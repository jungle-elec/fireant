==> flow/design.v <==
module fireant_pll_test(led, clk);
output led;
input clk;
reg [14:0] clk_count = 15'd0;
assign led = ~(clk_count[14] & clk_count[13] & clk_count[12] & clk_count[10] & clk_count[9]);
always @ (posedge clk)
begin
	clk_count <= clk_count + 15'd1;
end
endmodule
## Reports on fireant_pll_test

The steps from the RTL of fireant_pll_test to its reports follow in flow order.
Line numbers count from 1 in the design file above.
Operators carry their Yosys type and port widths (W data, S select, Z words).
Not given: -

| design | value |
|---|---|
| design top | fireant_pll_test |
| clock input | clk |
| cell library | sky130hd |
| timing corner | tt_025C_1v80 |

## Word-level counts

Yosys after proc, flatten, opt, wreduce and memory -nomap, before mapping. Enables and synchronous resets that opt folds into registers are not counted as muxes. Memory bits, and registers merged into a memory's read port (data or address), are not among the register bits. Print and check cells are not counted. Equal cells are merged and count once.

| storage and ports | value |
|---|---|
| output and inout port bits | 1 |
| input port bits | 1 |
| elaborated cells | 7 |
| bits in registers | 15 |

| operators by class | value |
|---|---|
| add/subtract/negate cells | 1 |
| bitwise gates (word level) | 5 |

Operators with widths:

| kind | count |
|---|---|
| $add A15 B1 Y15 const B | 1 |
| $and A1 B1 Y1 | 4 |
| $not A1 Y1 | 1 |

## Depth

Depth = most cells in a row (Yosys ltp): at word level without a register or memory, in the mapped netlist without a sequential cell, where the memories' decode and read muxes count.

| logic depth | value |
|---|---|
| depth after elaboration | 5 |
| ABC_AREA | 0 |
| gate-level depth with buffers | 4 |
| gate-level depth less buffers | 4 |

## After synthesis

The flow's flattened synthesis, as Yosys stat reports it; memories are mapped. The netlist is that of the ABC_AREA named above (0 if unset); the other value can give another one.

Cells by type:

| cell | count |
|---|---|
| sky130_fd_sc_hd__dfxtp_1 | 15 |
| sky130_fd_sc_hd__xor2_1 | 8 |
| sky130_fd_sc_hd__xnor2_1 | 5 |
| sky130_fd_sc_hd__nand3_1 | 6 |
| sky130_fd_sc_hd__nor3_1 | 5 |
| sky130_fd_sc_hd__nand4_4 | 1 |
| sky130_fd_sc_hd__nor4_4 | 1 |
| sky130_fd_sc_hd__inv_1 | 4 |
| sky130_fd_sc_hd__nand2_1 | 4 |
| sky130_fd_sc_hd__ha_1 | 1 |
| sky130_fd_sc_hd__nand4_1 | 2 |
| sky130_fd_sc_hd__nand4_2 | 1 |
| sky130_fd_sc_hd__nor2_1 | 3 |
| sky130_fd_sc_hd__nor4_1 | 1 |
| sky130_fd_sc_hd__or2_1 | 1 |

| synthesis totals | value |
|---|---|
| sequential area | 0.0003003 mm² |
| mapped cells | 58 |
| buffer cells | 0 |
| mapped area | 0.0006031 mm² |
| mapped flip-flops | 15 |

## Path before layout

Source: OpenSTA report_checks on the synthesized netlist (no wires, ideal clock, input and output delay 20% of the period each), path of least setup slack; recovery checks are left aside. Register names are those of the netlist, which keeps one name where synthesis merged equal registers.

| timing after synthesis | value |
|---|---|
| path type | register to register |
| start | reg clk_count[0] |
| end | reg clk_count[14] |
| path delay | 1.261 ns |
| period | 2.06 ns |
| time at the first pin | 0.000 ns |
| driving pins on the path | 5 |
| setup slack | 0.799 ns |
| arrival | 1.189 ns |
| period reached after synthesis | 1.261 ns |

"path delay" is the arrival time less input delay plus setup time.
"driving pins on the path": output pins that drive a net of the path, with the launching flip-flop's if there is one; two outputs of one cell count as two.
"period reached after synthesis" = period - worst setup slack (recovery checks aside). The figure is calculated, with input and output delays left at 20% of the set period.
The rows between start and end are the longest chain of elaborated cells between them; the timing report does not say that the signal goes this way. Where chains are equally long, one stands for them.
A line is the first line of the expression or statement that the cell stems from. Yosys adds cells for indexed reads and writes and turns some case tables into memories.

| on the way, after synthesis | value |
|---|---|
| path through | sky130_fd_sc_hd__dfxtp_1 sky130_fd_sc_hd__ha_1 sky130_fd_sc_hd__nand4_4 sky130_fd_sc_hd__nor4_4 sky130_fd_sc_hd__xor2_1 |
| length of the longest elaborated chain | 1 |
| elaborated cells on any way between the ends | 1 |
| source lines of those cells | 1 |
| those cells by class | add/sub: 1 |

Ends and longest elaborated chain, after synthesis:

| item | RTL line | text |
|---|---|---|
| from (decl) | 4 | `reg [14:0] clk_count = 15'd0;` |
| from (assign) | 8 | `clk_count <= clk_count + 15'd1;` |
| $add A15 B1 Y15 | 8 |  |
| to (assign) | 8 |  |
| to (decl) | 4 |  |

## Path in the finished layout

Path of least setup slack in the final report of stored run 1 (OpenROAD, finished layout, wires in). Where an end is a register, its clock arrival counts in the times.

| timing post-layout | value |
|---|---|
| path type | register to output |
| start | reg clk_count[13] |
| end | out led |
| output delay | 0.18 ns |
| setup slack | -0.29 ns |
| arrival | 1.02 ns |
| period | 0.911 ns |
| driving pins on the path | 4 |
| time at the first pin | 0.28 ns |

The rows between start and end are the longest chain of elaborated cells between them; the timing report does not say that the signal goes this way. Where chains are equally long, one stands for them.

| on the way, post-layout | value |
|---|---|
| path through | sky130_fd_sc_hd__dfxtp_2 sky130_fd_sc_hd__nand2_2 sky130_fd_sc_hd__or2_1 sky130_fd_sc_hd__buf_2 |
| length of the longest elaborated chain | 5 |
| elaborated cells on any way between the ends | 5 |
| source lines of those cells | 1 |
| those cells by class | logic: 5 |

Ends and longest elaborated chain, post-layout:

| item | RTL line | text |
|---|---|---|
| from (decl) | 4 | `reg [14:0] clk_count = 15'd0;` |
| from (assign) | 8 | `clk_count <= clk_count + 15'd1;` |
| $and A1 B1 Y1 (4 in a row) | 5 | `assign led = ~(clk_count[14] & clk_count[13] & clk_count[12] & clk_count[10] & clk_count[9]);` |
| $not A1 Y1 | 5 |  |
| to (decl) | 2 | `output led;` |

Wiki page: fireant_pll_test / flow data

Settings and measured results of 2 stored flow runs for module fireant_pll_test (sky130hd), not sorted in any way. The constraints put input and output delay at 20% of the set period each and load the outputs with 0.01 pF.
"clock period achieved" is the run's clock period less its worst setup slack. It is reckoned from that one timing run; input and output delays stay at 20% of the period that was set.
"time of the worst setup path": the worst setup path's part of the clock period (all of it between registers, 20% less for each end at a port) less its slack. A launch clock that arrives late makes it longer, a capture clock that arrives late makes it shorter.

#### Stored run 1

| setting | value |
|---|---|
| period_ns | `0.911` |
| CORE_UTILIZATION | `21` |
| SETUP_SLACK_MARGIN | `0.06` |
| PLACE_DENSITY_LB_ADDON | `0.21` |
| CORE_MARGIN | `6` |
| CELL_PAD_IN_SITES_DETAIL_PLACEMENT | `0` |
| TNS_END_PERCENT | `20` |
| GPL_TIMING_DRIVEN | `1` |
| GPL_ROUTABILITY_DRIVEN | `1` |
| CTS_CLUSTER_DIAMETER | `343` |
| CAP_MARGIN | `35` |
| SLEW_MARGIN | `20` |
| MIN_ROUTING_LAYER | `met2` |

| result | value |
|---|---|
| standard-cell area of the final layout | 0.0008984 mm² |
| worst hold slack in the final report | 0.466 ns |
| time of the worst setup path | 1.02 ns |
| kind of the worst setup path | register to output |
| die size | 0.0043021 mm² |
| synthesis area | 0.0006031 mm² |
| clock period achieved | 1.198 ns |
| lowest setup slack | -0.287 ns |

#### Stored run 2

| setting | value |
|---|---|
| period_ns | `1.17` |
| CORE_UTILIZATION | `59` |
| PLACE_DENSITY_LB_ADDON | `0.2` |
| CORE_MARGIN | `9` |
| GPL_TIMING_DRIVEN | `1` |
| CTS_CLUSTER_DIAMETER | `379` |
| CAP_MARGIN | `5` |
| MIN_ROUTING_LAYER | `met2` |
| MAX_ROUTING_LAYER | `met4` |
| SLEW_MARGIN | `20` |

| result | value |
|---|---|
| standard-cell area of the final layout | 0.0008808 mm² |
| worst hold slack in the final report | 0.475 ns |
| time of the worst setup path | 1.10 ns |
| kind of the worst setup path | register to output |
| die size | 0.002497 mm² |
| synthesis area | 0.0006031 mm² |
| clock period achieved | 1.333 ns |
| lowest setup slack | -0.163 ns |
